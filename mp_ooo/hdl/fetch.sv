==> flow/design.v <==
interface banked_mem_itf(
    input   bit         clk,
    input   bit         rst
);
    logic   [31:0]      addr;
    logic               read;
    logic               write;
    logic   [63:0]      wdata;
    logic               ready;
    logic   [31:0]      raddr;
    logic   [63:0]      rdata;
    logic               rvalid;
    bit                 error = 1'b0;
    modport dut (
        input           clk,
        input           rst,
        output          addr,
        output          read,
        output          write,
        output          wdata,
        input           ready,
        input           raddr,
        input           rdata,
        input           rvalid
    );
    modport mem (
        input           clk,
        input           rst,
        input           addr,
        input           read,
        input           write,
        input           wdata,
        output          ready,
        output          rdata,
        output          raddr,
        output          rvalid,
        output          error
    );
    modport mon (
        input           clk,
        input           rst,
        input           addr,
        input           read,
        input           write,
        input           wdata,
        input           ready,
        input           rdata,
        input           raddr,
        input           rvalid,
        input           error
    );
endinterface
interface mem_itf(
    input   bit         clk,
    input   bit         rst
);
    logic   [31:0]      addr;
    logic   [3:0]       rmask;
    logic   [3:0]       wmask;
    logic   [31:0]      rdata;
    logic   [31:0]      wdata;
    logic               resp;
    bit                 error = 1'b0;
    modport dut (
        input           clk,
        input           rst,
        output          addr,
        output          rmask,
        output          wmask,
        input           rdata,
        output          wdata,
        input           resp
    );
    modport mem (
        input           clk,
        input           rst,
        input           addr,
        input           rmask,
        input           wmask,
        output          rdata,
        input           wdata,
        output          resp,
        output          error
    );
    modport mon (
        input           clk,
        input           rst,
        input           addr,
        input           rmask,
        input           wmask,
        input           rdata,
        input           wdata,
        input           resp,
        output          error
    );
endinterface
interface mon_itf(
    input   bit             clk,
    input   bit             rst
);
            logic           valid [8];
            logic   [63:0]  order [8];
            logic   [31:0]  inst [8];
            logic           halt [8];
            logic   [4:0]   rs1_addr [8];
            logic   [4:0]   rs2_addr [8];
            logic   [31:0]  rs1_rdata [8];
            logic   [31:0]  rs2_rdata [8];
            logic   [4:0]   rd_addr [8];
            logic   [31:0]  rd_wdata [8];
            logic   [31:0]  pc_rdata [8];
            logic   [31:0]  pc_wdata [8];
            logic   [31:0]  mem_addr [8];
            logic   [3:0]   mem_rmask [8];
            logic   [3:0]   mem_wmask [8];
            logic   [31:0]  mem_rdata [8];
            logic   [31:0]  mem_wdata [8];
            bit             error = 1'b0;
endinterface
module fetch
(
    input   logic           bp_full,
    input   logic           rst,
    input   logic           clk,
    input   logic           imem_resp,
    input   logic           bp_taken,
    input   logic   [31:0]  bp_target_addr,
    input   logic           mispredict,
    input   logic   [31:0]  recover_addr,
    input   logic           freeze,        
    input   logic           imem_stall,  
    output  logic   [31:0]  imem_addr,
    output  logic   [3:0]   imem_rmask
);
    logic   [31:0]  pc_next;
    logic   [31:0]  pc;
    logic   tmp_bp_taken, tmp_mispredict;
    logic   [31:0]  tmp_bp_target_addr, tmp_recover_addr;
    always_ff @(posedge clk) begin
        if (rst) begin
            tmp_bp_taken    <=  '0;
            tmp_bp_target_addr    <=  '0;
        end
        else if (bp_taken) begin
            tmp_bp_taken    <=  '1;
            tmp_bp_target_addr    <=  bp_target_addr;
        end
        else if (imem_resp )begin
            tmp_bp_taken    <=  '0;
            tmp_bp_target_addr    <=  '0;
        end
        else begin
            tmp_bp_taken    <=  tmp_bp_taken;
            tmp_bp_target_addr    <=  tmp_bp_target_addr;
        end
    end
    always_ff @(posedge clk) begin
        if (rst) begin
            tmp_mispredict    <=  '0;
            tmp_recover_addr    <=  '0;
        end
        else if (mispredict) begin
            tmp_mispredict    <=  '1;
            tmp_recover_addr    <=  recover_addr;
        end
        else if (imem_resp )begin
            tmp_mispredict    <=  '0;
            tmp_recover_addr    <=  '0;
        end
        else begin
            tmp_mispredict    <=  tmp_mispredict;
            tmp_recover_addr    <=  tmp_recover_addr;
        end
    end
    always_comb begin 
        if (mispredict || tmp_mispredict) pc_next = (freeze||bp_full) ? recover_addr : tmp_recover_addr;
        else if (bp_taken ) pc_next = bp_target_addr;
        else pc_next = pc + 32'd4;
    end
    always_ff @( posedge clk ) begin
        if (imem_resp || freeze || imem_stall || bp_full) begin
            pc <= imem_addr;
        end
        else begin
            pc <= 32'h60000000;
        end
    end
    always_comb begin 
        unique case (imem_resp && !freeze && !imem_stall && !bp_full)
            1'b0    :   imem_addr = pc;
            1'b1    :   imem_addr = pc_next;
            default :   imem_addr = '0;
        endcase
    end
    assign imem_rmask = 4'b1111;
endmodule   :   fetch
## Tool chain data of fetch

The steps from the RTL of fetch to its reports follow in flow order.
Line numbers count from 1 in the design file above.
Library cell names are shortened.
A cell with n/a has no value.

| design | value |
|---|---|
| top | fetch |
| clock port | clk |
| standard-cell library | sky130hd |
| corner | tt_025C_1v80 |

## Word level

Counts by Yosys on the flattened word-level netlist (proc, flatten, opt, wreduce; memories kept). Register bits leave out memories and registers merged into their read ports (data or address). Print and check cells are left out. Cells with the same type and inputs are merged into one.

| bit counts | value |
|---|---|
| register bits | 65 |
| latch bits | 0 |
| memory bits (writable) | 0 |
| ROM bits | 0 |
| clocked read ports x word width | 0 |
| memories kept | 0 |
| input bits | 72 |
| output and inout bits | 36 |
| elaborated cells | 25 |

| cells by class | value |
|---|---|
| add/subtract/negate cells | 1 |
| multiply operators | 0 |
| divide/modulo/power cells | 0 |
| $lt $le $gt $ge | 0 |
| equal/unequal tests | 0 |
| shift-type cells | 0 |
| muxes and demuxes | 8 |
| bitwise gates (word level) | 1 |
| reduce/logical cells | 12 |

Operators by type and width:

| kind | number |
|---|---|
| 32-bit 2-to-1 mux | 5 |
| 32-bit parallel mux with 2-bit select | 1 |
| 32-bit by 3-bit adder with 32-bit output with constant B | 1 |
| 1-bit logical OR | 5 |
| 1-bit logical AND | 3 |
| 1-bit zero test | 3 |
| 2-bit nonzero test | 1 |
| 1-bit 2-to-1 mux | 2 |
| 1-bit inverter | 1 |

## Depth

Yosys ltp: most cells in a row. Word level: on the elaborated netlist, between registers, memories and ports. Mapped: between sequential cells and ports; inverters and the memories' decode and read muxes count.

| depth | value |
|---|---|
| depth after elaboration | 6 |
| ABC_AREA | 0 |
| mapped depth | 8 |

## After synthesis

The flow's flattened synthesis, as Yosys stat reports it; memories are mapped. The netlist is that of the ABC_AREA named above (0 if unset); the other value can give another one.
Totals and module areas in this step are rounded.

| mapped netlist | value |
|---|---|
| cells in the netlist | 558 |
| mapped area | 4160 um^2 |
| sequential part of the area | 1300 um^2 |
| flip-flops | 65 |
| buffers | 51 |

Cells by type:

| cell type | number |
|---|---|
| dfxtp_1 | 65 |
| a21oi_1 | 68 |
| nor2_1 | 72 |
| nor3b_1 | 36 |
| o21ai_0 | 36 |
| clkbuf_1 | 34 |
| nor3_1 | 25 |
| nand2_1 | 33 |
| and2_1 | 16 |
| mux2i_1 | 8 |
| nand3_1 | 14 |
| nor4_1 | 11 |
| a211oi_1 | 9 |
| o31ai_1 | 6 |
| or3_1 | 7 |
| nand4_1 | 6 |
| nor4_2 | 3 |
| o21a_1 | 5 |

Not listed: further types 54, cells in them 104.

## Path before layout

Source: OpenSTA report_checks on the synthesized netlist (no wires, ideal clock, input and output delay 20% of the period each), path of least setup slack; recovery checks are left aside. Register names are those of the netlist, which keeps one name where synthesis merged equal registers.

| timing path after synthesis | value |
|---|---|
| path type | input-to-output |
| start point | input port bp_full |
| end point | output port imem_addr[24] |
| period | 3.25 ns |
| output delay | 0.650 ns |
| time at the first pin | 0.650 ns |
| arrival time | 2.209 ns |
| data required time | 2.600 ns |
| path slack | 0.391 ns |
| delay of the path | 1.559 ns |
| driving pins on the path | 7 |
| buffers on the path | 4 |
| period reached after synthesis | 2.859 ns |

"delay of the path" = arrival - input delay + setup time.
At an output port there is no setup time.
"driving pins on the path": output pins that drive a net of the path, with the launching flip-flop's if there is one; two outputs of one cell count as two.
"period reached after synthesis" is the clock period less the worst setup slack; recovery checks do not enter. This is arithmetic on one report: input and output delays are still those of the set period (20% each).
Between the ends stands the longest chain of elaborated cells between them, by number of cells; it is not shown to be the way that was timed. Of several equally long chains one is given.
Each line given opens the expression or statement behind the cell; cells for indexed reads and writes are added by Yosys, which also makes memories of some case tables.

| on the way, after synthesis | value |
|---|---|
| cells stage by stage | clkbuf_1 > or4b_4 > buf_6 > clkbuf_1 > clkbuf_1 > a211oi_1 > nor2_1 |
| length of the longest elaborated chain | 4 |
| elaborated cells on any way between the ends | 7 |
| RTL lines with such cells | 2 |
| classes of those cells | mux (3); logic (1); reduce/logical (3) |

RTL lines, path after synthesis:

| item | line | source |
|---|---|---|
| from (decl) | 122 | `input   logic           bp_full,` |
| 1-bit logical OR | 176 | `if (mispredict \|\| tmp_mispredict) pc_next = (freeze\|\|bp_full) ? recover_addr : tmp_recover_addr;` |
| 32-bit 2-to-1 mux (2 in a row) | 176 |  |
| 32-bit parallel mux with 2-bit select | 189 | `unique case (imem_resp && !freeze && !imem_stall && !bp_full)` |
| to (decl) | 132 | `output  logic   [31:0]  imem_addr,` |

fetch through Yosys and OpenROAD on sky130hd: 2 stored runs, unordered, with their settings. The constraints put input and output delay at 20% of the set period each and load the outputs with 0.01 pF.
A setting shown as - is not set for that run.

| run name | period_ns | CORE_UTILIZATION | SETUP_SLACK_MARGIN | PLACE_DENSITY | CORE_ASPECT_RATIO | CELL_PAD_IN_SITES_GLOBAL_PLACEMENT | TNS_END_PERCENT | GPL_TIMING_DRIVEN | GPL_ROUTABILITY_DRIVEN | CTS_CLUSTER_DIAMETER | SLEW_MARGIN | MAX_ROUTING_LAYER | CAP_MARGIN | CORE_MARGIN | PLACE_DENSITY_LB_ADDON | CELL_PAD_IN_SITES_DETAIL_PLACEMENT | CTS_CLUSTER_SIZE |
|---|---|---|---|---|---|---|---|---|---|---|---|---|---|---|---|---|---|
| flow run 1 | 2.46 | 70 | 0.44 | 0.92 | 0.98 | 3 | 55 | 0 | 1 | 204 | 5 | met5 | 20 | 2 | - | - | - |
| flow run 2 | 3.2 | 45 | 0.11 | - | 1.28 | - | - | - | - | - | 20 | met5 | 20 | 10 | 0.09 | 2 | 65 |

Flow run 1: did not finish, placement stopped with GPL-0301
Flow run 2: did not finish, placement stopped with DPL-0033
